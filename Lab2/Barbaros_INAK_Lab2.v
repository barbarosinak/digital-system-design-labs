==> flow/design.v <==
module Barbaros_INAK_Lab2(nReset, clk, enable, co1,co10,co100,nextEn,nextEn10,nextEn100);
	input nReset,clk,enable;
	output [3:0] co1,co10,co100;
	output nextEn,nextEn10,nextEn100;
	BCD_counter counter_1(nReset,clk,enable,nextEn,co1);
	BCD_counter counter_2(nReset,clk,nextEn,nextEn10,co10);
	BCD_counter counter_3(nReset,clk,nextEn10,nextEn100,co100);
endmodule
module BCD_counter(nReset, clk, enable, nextEn, Cout);
	input nReset,clk,enable;
	output nextEn;
	output [3:0] Cout;
	reg [3:0] counter;
	always @ (posedge clk, negedge nReset)
	begin
		if (nReset==1'b0)
			counter<=4'd0;
		else
		begin
			if(enable == 1'b1)
			begin
				if(counter == 4'd9)
					counter <= 4'd0;			
				else
					counter <= counter+4'd1;
			end
			else
				counter <= counter;
		end
	end
	assign nextEn=(counter== 4'd9 && enable==1'b1)? 1'b1 : 1'b0;
	assign Cout=counter;
endmodule
**Tool chain data of Barbaros_INAK_Lab2**

The steps from the RTL of Barbaros_INAK_Lab2 to its reports follow in flow order.
Line numbers count from 1 in the design file above.
The mark - stands for no value.

- Design top: Barbaros_INAK_Lab2
- Clock input: clk
- Standard-cell library: sky130hd
- Corner: tt_025C_1v80

**After elaboration**

Counts by Yosys on the flattened word-level netlist (proc, flatten, opt, wreduce; memories kept). Register bits leave out memories and registers merged into their read ports (data or address); mux counts leave out enables and synchronous resets folded into registers. Print and check cells are left out. Cells with the same type and inputs are merged into one.

- Bits in registers: 12
- Latch bits: 0
- Bits in writable memories: 0
- ROM bits: 0
- Word width x clocked read ports: 0
- Memory cells: 0
- Bits of input ports: 3
- Output and inout bits: 15
- Cells after elaboration: 18

- Add/subtract/negate cells: 3
- $mul: 0
- Divide/modulo/power cells: 0
- Order comparisons: 0
- Equal/unequal tests: 3
- Shift operators: 0
- Muxes and demuxes: 6
- Bitwise logic cells: 0
- Reduce/logical cells: 3

Operators by type and width:

| operator | number |
|---|---|
| 4-bit by 1-bit adder with 4-bit output (second input constant) | 3 |
| 4-bit == test (second input constant) | 3 |
| 4-bit 2-to-1 mux | 3 |
| 1-bit logical AND | 3 |
| 1-bit 2-to-1 mux | 3 |

**Logic depth**

Depth = most cells in a row (Yosys ltp): at word level without a register or memory, in the mapped netlist without a sequential cell, where the memories' decode and read muxes count.

- Depth in word-level cells: 7
- ABC_AREA: 1
- Depth in mapped cells: 7
- Mapped depth without buffers: 7

**Synthesis result**

The flow's flattened synthesis, as Yosys stat reports it; memories are mapped. The netlist is that of the ABC_AREA named above (0 if unset); the other value can give another one.
The area totals of this step are shown rounded.

Cells by type:

| cell type | number | area in all (um^2) |
|---|---|---|
| sky130_fd_sc_hd__dfrtp_1 | 12 | 300.288 |
| sky130_fd_sc_hd__nand2_1 | 28 | 105.101 |
| sky130_fd_sc_hd__inv_1 | 9 | 33.782 |
| sky130_fd_sc_hd__nand2_4 | 3 | 33.782 |
| sky130_fd_sc_hd__nand3_1 | 6 | 30.029 |
| sky130_fd_sc_hd__o21ai_0 | 5 | 25.024 |
| sky130_fd_sc_hd__nor2_1 | 6 | 22.522 |
| sky130_fd_sc_hd__nor2_8 | 1 | 20.019 |
| sky130_fd_sc_hd__nor3_4 | 1 | 16.266 |
| sky130_fd_sc_hd__inv_2 | 4 | 15.014 |
| sky130_fd_sc_hd__nand2_2 | 2 | 12.512 |
| sky130_fd_sc_hd__nand4_1 | 2 | 12.512 |
| sky130_fd_sc_hd__nor2_2 | 2 | 12.512 |
| sky130_fd_sc_hd__nor2_4 | 1 | 11.261 |
| sky130_fd_sc_hd__a21oi_1 | 2 | 10.01 |
| sky130_fd_sc_hd__xnor2_1 | 1 | 8.758 |
| sky130_fd_sc_hd__xor2_1 | 1 | 8.758 |
| sky130_fd_sc_hd__nand3b_1 | 1 | 7.507 |

- Cell count: 87
- Chip area (Yosys): 690 um^2
- Sequential part of the area: 300 um^2
- Flip-flop cells: 12
- Buffer cells: 0

**Worst setup path after synthesis**

Source: OpenSTA report_checks on the synthesized netlist (no wires, ideal clock, input and output delay 20% of the period each), path of least setup slack; recovery checks are left aside. Register names are those of the netlist, which keeps one name where synthesis merged equal registers.

- Path type: register to output
- Start: reg counter_1.counter[2]
- End: out nextEn100
- Period: 1,590 ps
- Output delay: 318 ps
- Time at the first pin: 0 ps
- Arrival: 1,073 ps
- Data required time: 1,272 ps
- Slack: 199 ps
- Delay of the path: 1,073 ps
- Stages: 6
- Buffers on the path: 0
- Period reached after synthesis: 1,391 ps

"delay of the path" is the arrival time less input delay plus setup time.
At an output port there is no setup time.
"stages" counts driving pins, that of a launching flip-flop among them; a cell with two outputs on the path counts twice.
"period reached after synthesis" = period - worst setup slack (recovery checks aside). The figure is calculated, with input and output delays left at 20% of the set period.
The rows between start and end are the longest chain of elaborated cells between them; the timing report does not say that the signal goes this way. Where chains are equally long, one stands for them.
A line is the first line of the expression or statement that the cell stems from. Yosys adds cells for indexed reads and writes and turns some case tables into memories.
A register here has more assigning lines than the two given.

- Cell sequence: sky130_fd_sc_hd__dfrtp_1 > sky130_fd_sc_hd__inv_2 > sky130_fd_sc_hd__nand2_2 > sky130_fd_sc_hd__nor3_4 > sky130_fd_sc_hd__nand2_4 > sky130_fd_sc_hd__nor2_1
- Length of the longest elaborated chain: 7
- Elaborated cells between the ends (all ways): 7
- Classes of those cells: 1 x eq/ne; 3 x mux; 3 x reduce/logical

Ends and longest elaborated chain, after synthesis:

| what | RTL line | text |
|---|---|---|
| start: declaration | 13 | `reg [3:0] counter;` |
| start: assignment | 25 | `counter <= counter+4'd1;` |
| start: assignment | 28 | `counter <= counter;` |
| 4-bit == test | 31 | `assign nextEn=(counter== 4'd9 && enable==1'b1)? 1'b1 : 1'b0;` |
| 1-bit logical AND | 31 |  |
| 1-bit 2-to-1 mux | 31 |  |
| 1-bit logical AND | 31 |  |
| 1-bit 2-to-1 mux | 31 |  |
| 1-bit logical AND | 31 |  |
| 1-bit 2-to-1 mux | 31 |  |
| end: declaration | 4 | `output nextEn,nextEn10,nextEn100;` |

Nets of the timed path that keep an RTL name, with a line that drives or declares them; the list need not be complete.

Named nets, after synthesis:

| net | RTL line |
|---|---|
| nextEn | 31 |

**Timing after layout**

From the final timing report of flow run 2: the path of least setup slack in the routed layout; clock arrival at registers is part of the times.
The report prints the path's times to 10 ps; the period is as set.

- Path type: register to output
- Start: reg counter_1.counter[2]
- End: out nextEn10
- Period: 1,810 ps
- Output delay: 360 ps
- Time at the first pin: 290 ps
- Arrival: 1,350 ps
- Data required time: 1,450 ps
- Slack: 100 ps
- Stages: 8
- Buffers on the path: 2

The rows between start and end are the longest chain of elaborated cells between them; the timing report does not say that the signal goes this way. Where chains are equally long, one stands for them.
A register here has more assigning lines than the two given.

- Cell sequence: sky130_fd_sc_hd__dfrtp_1 > sky130_fd_sc_hd__inv_2 > sky130_fd_sc_hd__nand2_4 > sky130_fd_sc_hd__buf_6 > sky130_fd_sc_hd__nor2_4 > sky130_fd_sc_hd__nand2_4 > sky130_fd_sc_hd__nor2_8 > sky130_fd_sc_hd__buf_6
- Length of the longest elaborated chain: 5
- Elaborated cells between the ends (all ways): 5
- Classes of those cells: 1 x eq/ne; 2 x mux; 2 x reduce/logical

Ends and longest elaborated chain, post-layout:

| what | RTL line | text |
|---|---|---|
| start: declaration | 13 | `reg [3:0] counter;` |
| start: assignment | 25 | `counter <= counter+4'd1;` |
| start: assignment | 28 | `counter <= counter;` |
| 4-bit == test | 31 | `assign nextEn=(counter== 4'd9 && enable==1'b1)? 1'b1 : 1'b0;` |
| 1-bit logical AND | 31 |  |
| 1-bit 2-to-1 mux | 31 |  |
| 1-bit logical AND | 31 |  |
| 1-bit 2-to-1 mux | 31 |  |
| end: declaration | 4 | `output nextEn,nextEn10,nextEn100;` |

Memo
Re: implementation data of Barbaros_INAK_Lab2

Top module Barbaros_INAK_Lab2; platform sky130hd; tools Yosys and OpenROAD; 2 stored runs in no particular order. Input and output delays are each 20% of the period that was set; the output load is 0.01 pF.
The results are shown rounded.

### Flow run 1

Settings: `period_ns=1.64`, `CORE_UTILIZATION=47`, `SETUP_SLACK_MARGIN=0.44`, `CORE_ASPECT_RATIO=0.55`, `TNS_END_PERCENT=30`, `CTS_CLUSTER_SIZE=93`, `SLEW_MARGIN=40`, `MIN_ROUTING_LAYER=met1`, `MAX_ROUTING_LAYER=met5`, `CAP_MARGIN=20`, `CORE_MARGIN=2`

No results, floorplanning failed with PDN-0185.

### Flow run 2

Settings: `period_ns=1.81`, `CORE_UTILIZATION=41`, `SETUP_SLACK_MARGIN=0.25`, `PLACE_DENSITY_LB_ADDON=0.23`, `CELL_PAD_IN_SITES_GLOBAL_PLACEMENT=0`, `TNS_END_PERCENT=65`, `ABC_AREA=1`, `CAP_MARGIN=15`, `MIN_ROUTING_LAYER=met2`, `MAX_ROUTING_LAYER=met4`, `CORE_MARGIN=2`, `SLEW_MARGIN=20`

- Mapped cell area after synthesis: 690 um^2
- Lowest setup slack: 100 ps
- Standard-cell area of the final layout: 1,100 um^2
- Area of the die: 2,000 um^2
- Final setup TNS: 0 ps
